==> flow/design.v <==
module RegisterFile #(
    parameter ADDR_WIDTH = 32 ,
    parameter DATA_WIDTH = 32 , 
    parameter STRB_WIDTH = DATA_WIDTH / 8					
) (
	input wire  						PCLK,
    input wire							PRESETn,  
    input wire [ADDR_WIDTH-1 : 0]   	RegADDR,
    input wire [DATA_WIDTH-1 : 0]   	RegWDATA,
    input wire                      	RegWRITE,
    input wire 							RegENABLE,
	input wire [STRB_WIDTH-1:0]    		RegSTRB,
    output reg [DATA_WIDTH-1 : 0]   	RegRDATA,
    output 	                      		RegSLVERR,
    output reg                      	RegREADY      
);
	assign RegSLVERR = 0;
	reg [DATA_WIDTH-1:0] SYS_STATUS_REG;
	reg [DATA_WIDTH-1:0] INT_CTRL_REG;
	reg [DATA_WIDTH-1:0] DEV_ID_REG;
	reg [DATA_WIDTH-1:0] MEM_CTRL_REG;
	reg [DATA_WIDTH-1:0] TEMP_SENSOR_REG;
	reg [DATA_WIDTH-1:0] ADC_CTRL_REG;
	reg [DATA_WIDTH-1:0] DBG_CTRL_REG;
	reg [DATA_WIDTH-1:0] GPIO_DATA_REG;
	reg [DATA_WIDTH-1:0] DAC_OUTPUT_REG;
	reg [DATA_WIDTH-1:0] VOLTAGE_CTRL_REG;
	reg [DATA_WIDTH-1:0] CLK_CONFIG_REG;
	reg [DATA_WIDTH-1:0] TIMER_COUNT_REG;
	reg [DATA_WIDTH-1:0] INPUT_DATA_REG;
	reg [DATA_WIDTH-1:0] OUTPUT_DATA_REG;
	reg [DATA_WIDTH-1:0] DMA_CTRL_REG;
	reg [DATA_WIDTH-1:0] SYS_CTRL_REG;
	reg [DATA_WIDTH-1 : 0]  A_RegWDATA;
	always @(*) begin
		A_RegWDATA = 0;
		if (RegSTRB[0]) begin
            A_RegWDATA[7:0]	= RegWDATA[7:0];
        end
        if (RegSTRB[1]) begin
            A_RegWDATA[15:8] = RegWDATA[15:8];
        end
        if (RegSTRB[2]) begin
            A_RegWDATA[23:16] = RegWDATA[23:16];
        end
        if (RegSTRB[3]) begin
            A_RegWDATA[31:24] = RegWDATA[31:24];
        end
	end
    always @(posedge PCLK) begin
    	if(~PRESETn) begin
    		RegREADY <= 0;
    		RegRDATA <= 0;
    	end
        else if(RegENABLE) begin
        	if(RegWRITE) begin
            	case (RegADDR)
            		32'h0000_0000: SYS_STATUS_REG	<= A_RegWDATA;
					32'h0000_0004: INT_CTRL_REG		<= A_RegWDATA;
					32'h0000_0008: DEV_ID_REG		<= A_RegWDATA;
					32'h0000_000c: MEM_CTRL_REG		<= A_RegWDATA;
					32'h0000_0010: TEMP_SENSOR_REG	<= A_RegWDATA;
					32'h0000_0014: ADC_CTRL_REG		<= A_RegWDATA;
					32'h0000_0018: DBG_CTRL_REG		<= A_RegWDATA;
					32'h0000_001c: GPIO_DATA_REG	<= A_RegWDATA;
					32'h0000_0020: DAC_OUTPUT_REG	<= A_RegWDATA;
					32'h0000_0024: VOLTAGE_CTRL_REG	<= A_RegWDATA;
					32'h0000_0028: CLK_CONFIG_REG	<= A_RegWDATA;
					32'h0000_002c: TIMER_COUNT_REG	<= A_RegWDATA;
					32'h0000_0030: INPUT_DATA_REG	<= A_RegWDATA;
					32'h0000_0034: OUTPUT_DATA_REG	<= A_RegWDATA;
					32'h0000_0038: DMA_CTRL_REG		<= A_RegWDATA;
					32'h0000_003c: SYS_CTRL_REG		<= A_RegWDATA;
            	endcase
            end else begin
        		case (RegADDR)
            		32'h0000_0000: RegRDATA <= SYS_STATUS_REG;
					32'h0000_0004: RegRDATA <= INT_CTRL_REG;
					32'h0000_0008: RegRDATA <= DEV_ID_REG;
					32'h0000_000c: RegRDATA <= MEM_CTRL_REG;
					32'h0000_0010: RegRDATA <= TEMP_SENSOR_REG;
					32'h0000_0014: RegRDATA <= ADC_CTRL_REG;
					32'h0000_0018: RegRDATA <= DBG_CTRL_REG;
					32'h0000_001c: RegRDATA <= GPIO_DATA_REG;
					32'h0000_0020: RegRDATA <= DAC_OUTPUT_REG;
					32'h0000_0024: RegRDATA <= VOLTAGE_CTRL_REG;
					32'h0000_0028: RegRDATA <= CLK_CONFIG_REG;
					32'h0000_002c: RegRDATA <= TIMER_COUNT_REG;
					32'h0000_0030: RegRDATA <= INPUT_DATA_REG;
					32'h0000_0034: RegRDATA <= OUTPUT_DATA_REG;
					32'h0000_0038: RegRDATA <= DMA_CTRL_REG;
					32'h0000_003c: RegRDATA <= SYS_CTRL_REG;
            	endcase
            end
            RegREADY <= 1;
        end
		else begin
            RegREADY <= 0;
		end
    end
endmodule
### Reports on RegisterFile

Tool output for the design above, in the order of the flow.
Line numbers count from 1 in the design file above.
Operators carry their Yosys type and port widths (W data, S select, Z words).
A cell with -- has no value.

* top: RegisterFile
* clock port: PCLK
* library: sky130hd
* library corner: tt_025C_1v80

### Word level

Counts by Yosys on the flattened word-level netlist (proc, flatten, opt, wreduce; memories kept). Register bits leave out memories and registers merged into their read ports (data or address). Print and check cells are left out. Cells with the same type and inputs are merged into one.

* register bits after elaboration: 545
* input port bits: 72
* cells after elaboration: 59

* eq/ne operators: 15
* multiplexer cells: 6
* bitwise logic cells: 1
* reduce/logical cells: 19

Operator list (number)
* $pmux W32 S16: 1
* $eq A32 B6 Y1 const B: 8
* $eq A32 B5 Y1 const B: 4
* $eq A32 B4 Y1 const B: 2
* $reduce_and A4 Y1: 16
* $eq A32 B3 Y1 const B: 1
* $logic_not A32 Y1: 1
* $mux W8: 4
* $reduce_bool A16 Y1: 1
* $reduce_and A3 Y1: 1
* $not A1 Y1: 1
* $mux W1: 1

### Logic depth

Depth = most cells in a row (Yosys ltp): at word level without a register or memory, in the mapped netlist without a sequential cell, where the memories' decode and read muxes count.

* depth in word-level cells: 3
* ABC_AREA: 0
* depth in mapped cells: 10

### Mapped cells and area

Yosys stat after the flow's synthesis: flattened, memories mapped to cells. It holds for the ABC_AREA given above (unset counts as 0); a run with the other value may have another netlist.

Cells by type
* sky130_fd_sc_hd__edfxtp_1: number 512, total area 1.54E+04 sq um
* sky130_fd_sc_hd__a22oi_1: number 121, total area 908.371 sq um
* sky130_fd_sc_hd__dfxtp_1: number 33, total area 660.634 sq um
* sky130_fd_sc_hd__a22o_1: number 31, total area 271.51 sq um
* sky130_fd_sc_hd__o21ai_0: number 54, total area 270.259 sq um
* sky130_fd_sc_hd__a222oi_1: number 26, total area 260.25 sq um
* sky130_fd_sc_hd__clkbuf_1: number 60, total area 225.216 sq um
* sky130_fd_sc_hd__and2_1: number 33, total area 206.448 sq um
* sky130_fd_sc_hd__a221oi_1: number 19, total area 166.41 sq um
* sky130_fd_sc_hd__nand3_1: number 28, total area 140.134 sq um
* sky130_fd_sc_hd__o221a_2: number 12, total area 135.13 sq um
* sky130_fd_sc_hd__o22ai_1: number 21, total area 131.376 sq um
* sky130_fd_sc_hd__mux2i_1: number 12, total area 120.115 sq um
* sky130_fd_sc_hd__nand2_1: number 32, total area 120.115 sq um
* sky130_fd_sc_hd__nor4_1: number 18, total area 112.608 sq um
* sky130_fd_sc_hd__a21oi_1: number 22, total area 110.106 sq um
* sky130_fd_sc_hd__a32oi_1: number 11, total area 96.342 sq um
* sky130_fd_sc_hd__nor2b_1: number 15, total area 93.84 sq um

Other cell types: 50; their cells: 189.

* cell count: 1249
* cell area after synthesis: 20734.9 sq um
* sequential area: 16035.4 sq um
* mapped flip-flops: 545
* buffers: 88

### Path before layout

OpenSTA on the mapped netlist: ideal clock, no wires. The path of least setup slack (recovery checks aside). Input and output delay are each 20% of the period. Register names are those of the netlist, which keeps one name where synthesis merged equal registers.

* kind: input to register
* from: input port RegADDR[12]
* to: register DBG_CTRL_REG[0]
* period: 5.66 ns
* input delay: 1.132 ns
* setup time: 0.501 ns
* time at the first pin: 1.132 ns
* arrival: 5.506 ns
* data required time: 5.159 ns
* slack: -0.348 ns
* path delay: 4.875 ns
* driving pins on the path: 6
* synthesis period reached: 6.008 ns

"path delay" = arrival - input delay + setup time.
"driving pins on the path" counts driving pins, that of a launching flip-flop among them; a cell with two outputs on the path counts twice.
"synthesis period reached" is the clock period less the worst setup slack; recovery checks do not enter. This is arithmetic on one report: input and output delays are still those of the set period (20% each).
Between the ends stands the longest chain of elaborated cells between them, by number of cells; it is not shown to be the way that was timed. Of several equally long chains one is given.
Each line given opens the expression or statement behind the cell; cells for indexed reads and writes are added by Yosys, which also makes memories of some case tables.

* cell sequence: sky130_fd_sc_hd__or4_1 > sky130_fd_sc_hd__or2_1 > sky130_fd_sc_hd__buf_6 > sky130_fd_sc_hd__buf_6 > sky130_fd_sc_hd__clkbuf_1 > sky130_fd_sc_hd__nor4_1
* cells in the longest elaborated chain: 2

RTL lines, path after synthesis
* start, declared: RTL line 8 `input wire [ADDR_WIDTH-1 : 0] RegADDR,`
* $eq A32 B5 Y1: RTL line 57 `case (RegADDR)`
* $reduce_and A4 Y1
* end, assigned: RTL line 64 `32'h0000_0018: DBG_CTRL_REG <= A_RegWDATA;`
* end, declared: RTL line 24 `reg [DATA_WIDTH-1:0] DBG_CTRL_REG;`

### Path in the finished layout

From the final timing report of flow run 1: the path of least setup slack in the routed layout; clock arrival at registers is part of the times.

* kind: input to register
* from: input port RegADDR[13]
* to: register INPUT_DATA_REG[29]
* period: 4.22 ns
* input delay: 0.84 ns
* setup time: 0.30 ns
* time at the first pin: 0.84 ns
* arrival: 3.68 ns
* data required time: 4.53 ns
* slack: 0.85 ns
* driving pins on the path: 10

Between the ends stands the longest chain of elaborated cells between them, by number of cells; it is not shown to be the way that was timed. Of several equally long chains one is given.

* cell sequence: sky130_fd_sc_hd__clkdlybuf4s50_1 > sky130_fd_sc_hd__or4_4 > sky130_fd_sc_hd__or2_4 > sky130_fd_sc_hd__buf_6 > sky130_fd_sc_hd__buf_8 > sky130_fd_sc_hd__nor4_4 > sky130_fd_sc_hd__buf_4 > sky130_fd_sc_hd__buf_12 > sky130_fd_sc_hd__nor2b_4 > sky130_fd_sc_hd__buf_12
* cells in the longest elaborated chain: 2

RTL lines, path post-layout
* start, declared: RTL line 8 `input wire [ADDR_WIDTH-1 : 0] RegADDR,`
* $eq A32 B6 Y1: RTL line 57 `case (RegADDR)`
* $reduce_and A4 Y1
* end, assigned: RTL line 70 `32'h0000_0030: INPUT_DATA_REG <= A_RegWDATA;`
* end, declared: RTL line 30 `reg [DATA_WIDTH-1:0] INPUT_DATA_REG;`

Settings and measured results of 2 stored flow runs for module RegisterFile (sky130hd), not sorted in any way. The constraints put input and output delay at 20% of the set period each and load the outputs with 0.01 pF.
"reached clock period" is the run's clock period less its worst setup slack. It is reckoned from that one timing run; input and output delays stay at 20% of the period that was set.
"time on the worst setup path" = time allowed to the worst setup path (clock period - input delay - output delay, where it has them) - its slack; a late launch clock adds to it, a late capture clock takes from it.
By "total power after layout" is meant OpenSTA's value without simulated activity: inputs other than the clock are taken to toggle once in ten clock periods, and the tool carries that through the logic.

### Flow run 1

==> flow/run.sh <==
#!/bin/bash
# the make line also repeats the synthesis and layout settings of config.mk as NAME=value (left out here)
make -C /OpenROAD-flow-scripts/flow DESIGN_CONFIG=/design/flow/config.mk WORK_HOME=/design/flow/orfs CLKGATE_MAP_FILE= finish
==> flow/config.mk <==
export PLATFORM = sky130hd
export DESIGN_NAME = RegisterFile
export DESIGN_NICKNAME = RegisterFile
export VERILOG_FILES = /design/flow/design.v
export SDC_FILE = /design/flow/constraint.sdc
export NUM_CORES = 4
export LEC_CHECK = 0
export ABC_AREA = 0
export CAP_MARGIN = 20
export CELL_PAD_IN_SITES_DETAIL_PLACEMENT = 2
export CELL_PAD_IN_SITES_GLOBAL_PLACEMENT = 3
export CORE_MARGIN = 2
export CORE_UTILIZATION = 18
export CTS_CLUSTER_DIAMETER = 362
export GPL_TIMING_DRIVEN = 0
export MAX_ROUTING_LAYER = met5
export PLACE_DENSITY_LB_ADDON = 0.2
export SETUP_SLACK_MARGIN = 0.82
export SLEW_MARGIN = 20
export TNS_END_PERCENT = 65
==> flow/constraint.sdc <==
create_clock -name core_clock -period 4.22 [get_ports {PCLK}]
set_input_delay 0.8440 -clock core_clock [delete_from_list [all_inputs] [get_ports {PCLK}]]
set_output_delay 0.8440 -clock core_clock [all_outputs]
set_load 0.01 [all_outputs]

Results of flow run 1:
- Cell area after synthesis: 20734.9 sq um
- Area inside the die boundary: 117924.0 sq um
- Area of the standard cells in the finished layout: 28406.0 sq um
- Utilization after layout: 24.8%
- Smallest setup slack: 0.849 ns
- Post-route setup TNS: 0.000 ns
- Worst hold slack after layout: 0.540 ns
- Total power after layout: 12126 uW
- Reached clock period: 3.371 ns
- Time on the worst setup path: 2.53 ns
- Worst path kind: input to register

### Flow run 2

==> flow/run.sh <==
#!/bin/bash
# the make line also repeats the synthesis and layout settings of config.mk as NAME=value (left out here)
make -C /OpenROAD-flow-scripts/flow DESIGN_CONFIG=/design/flow/config.mk WORK_HOME=/design/flow/orfs CLKGATE_MAP_FILE= finish
==> flow/config.mk <==
export PLATFORM = sky130hd
export DESIGN_NAME = RegisterFile
export DESIGN_NICKNAME = RegisterFile
export VERILOG_FILES = /design/flow/design.v
export SDC_FILE = /design/flow/constraint.sdc
export NUM_CORES = 4
export LEC_CHECK = 0
export ABC_AREA = 1
export CAP_MARGIN = 20
export CELL_PAD_IN_SITES_DETAIL_PLACEMENT = 1
export CELL_PAD_IN_SITES_GLOBAL_PLACEMENT = 2
export CORE_MARGIN = 2
export CORE_UTILIZATION = 50
export GPL_ROUTABILITY_DRIVEN = 0
export MIN_ROUTING_LAYER = met2
export PLACE_DENSITY_LB_ADDON = 0.25
export SETUP_SLACK_MARGIN = 0.09
export SLEW_MARGIN = 0
==> flow/constraint.sdc <==
create_clock -name core_clock -period 3.68 [get_ports {PCLK}]
set_input_delay 0.7360 -clock core_clock [delete_from_list [all_inputs] [get_ports {PCLK}]]
set_output_delay 0.7360 -clock core_clock [all_outputs]
set_load 0.01 [all_outputs]

Results of flow run 2:
- Cell area after synthesis: 21981.1 sq um
- Area inside the die boundary: 45654.9 sq um
- Area of the standard cells in the finished layout: 25852.3 sq um
- Utilization after layout: 59.8%
- Smallest setup slack: 0.668 ns
- Post-route setup TNS: 0.000 ns
- Worst hold slack after layout: 0.452 ns
- Total power after layout: 12598 uW
- Reached clock period: 3.012 ns
- Time on the worst setup path: 2.28 ns
- Worst path kind: input to register
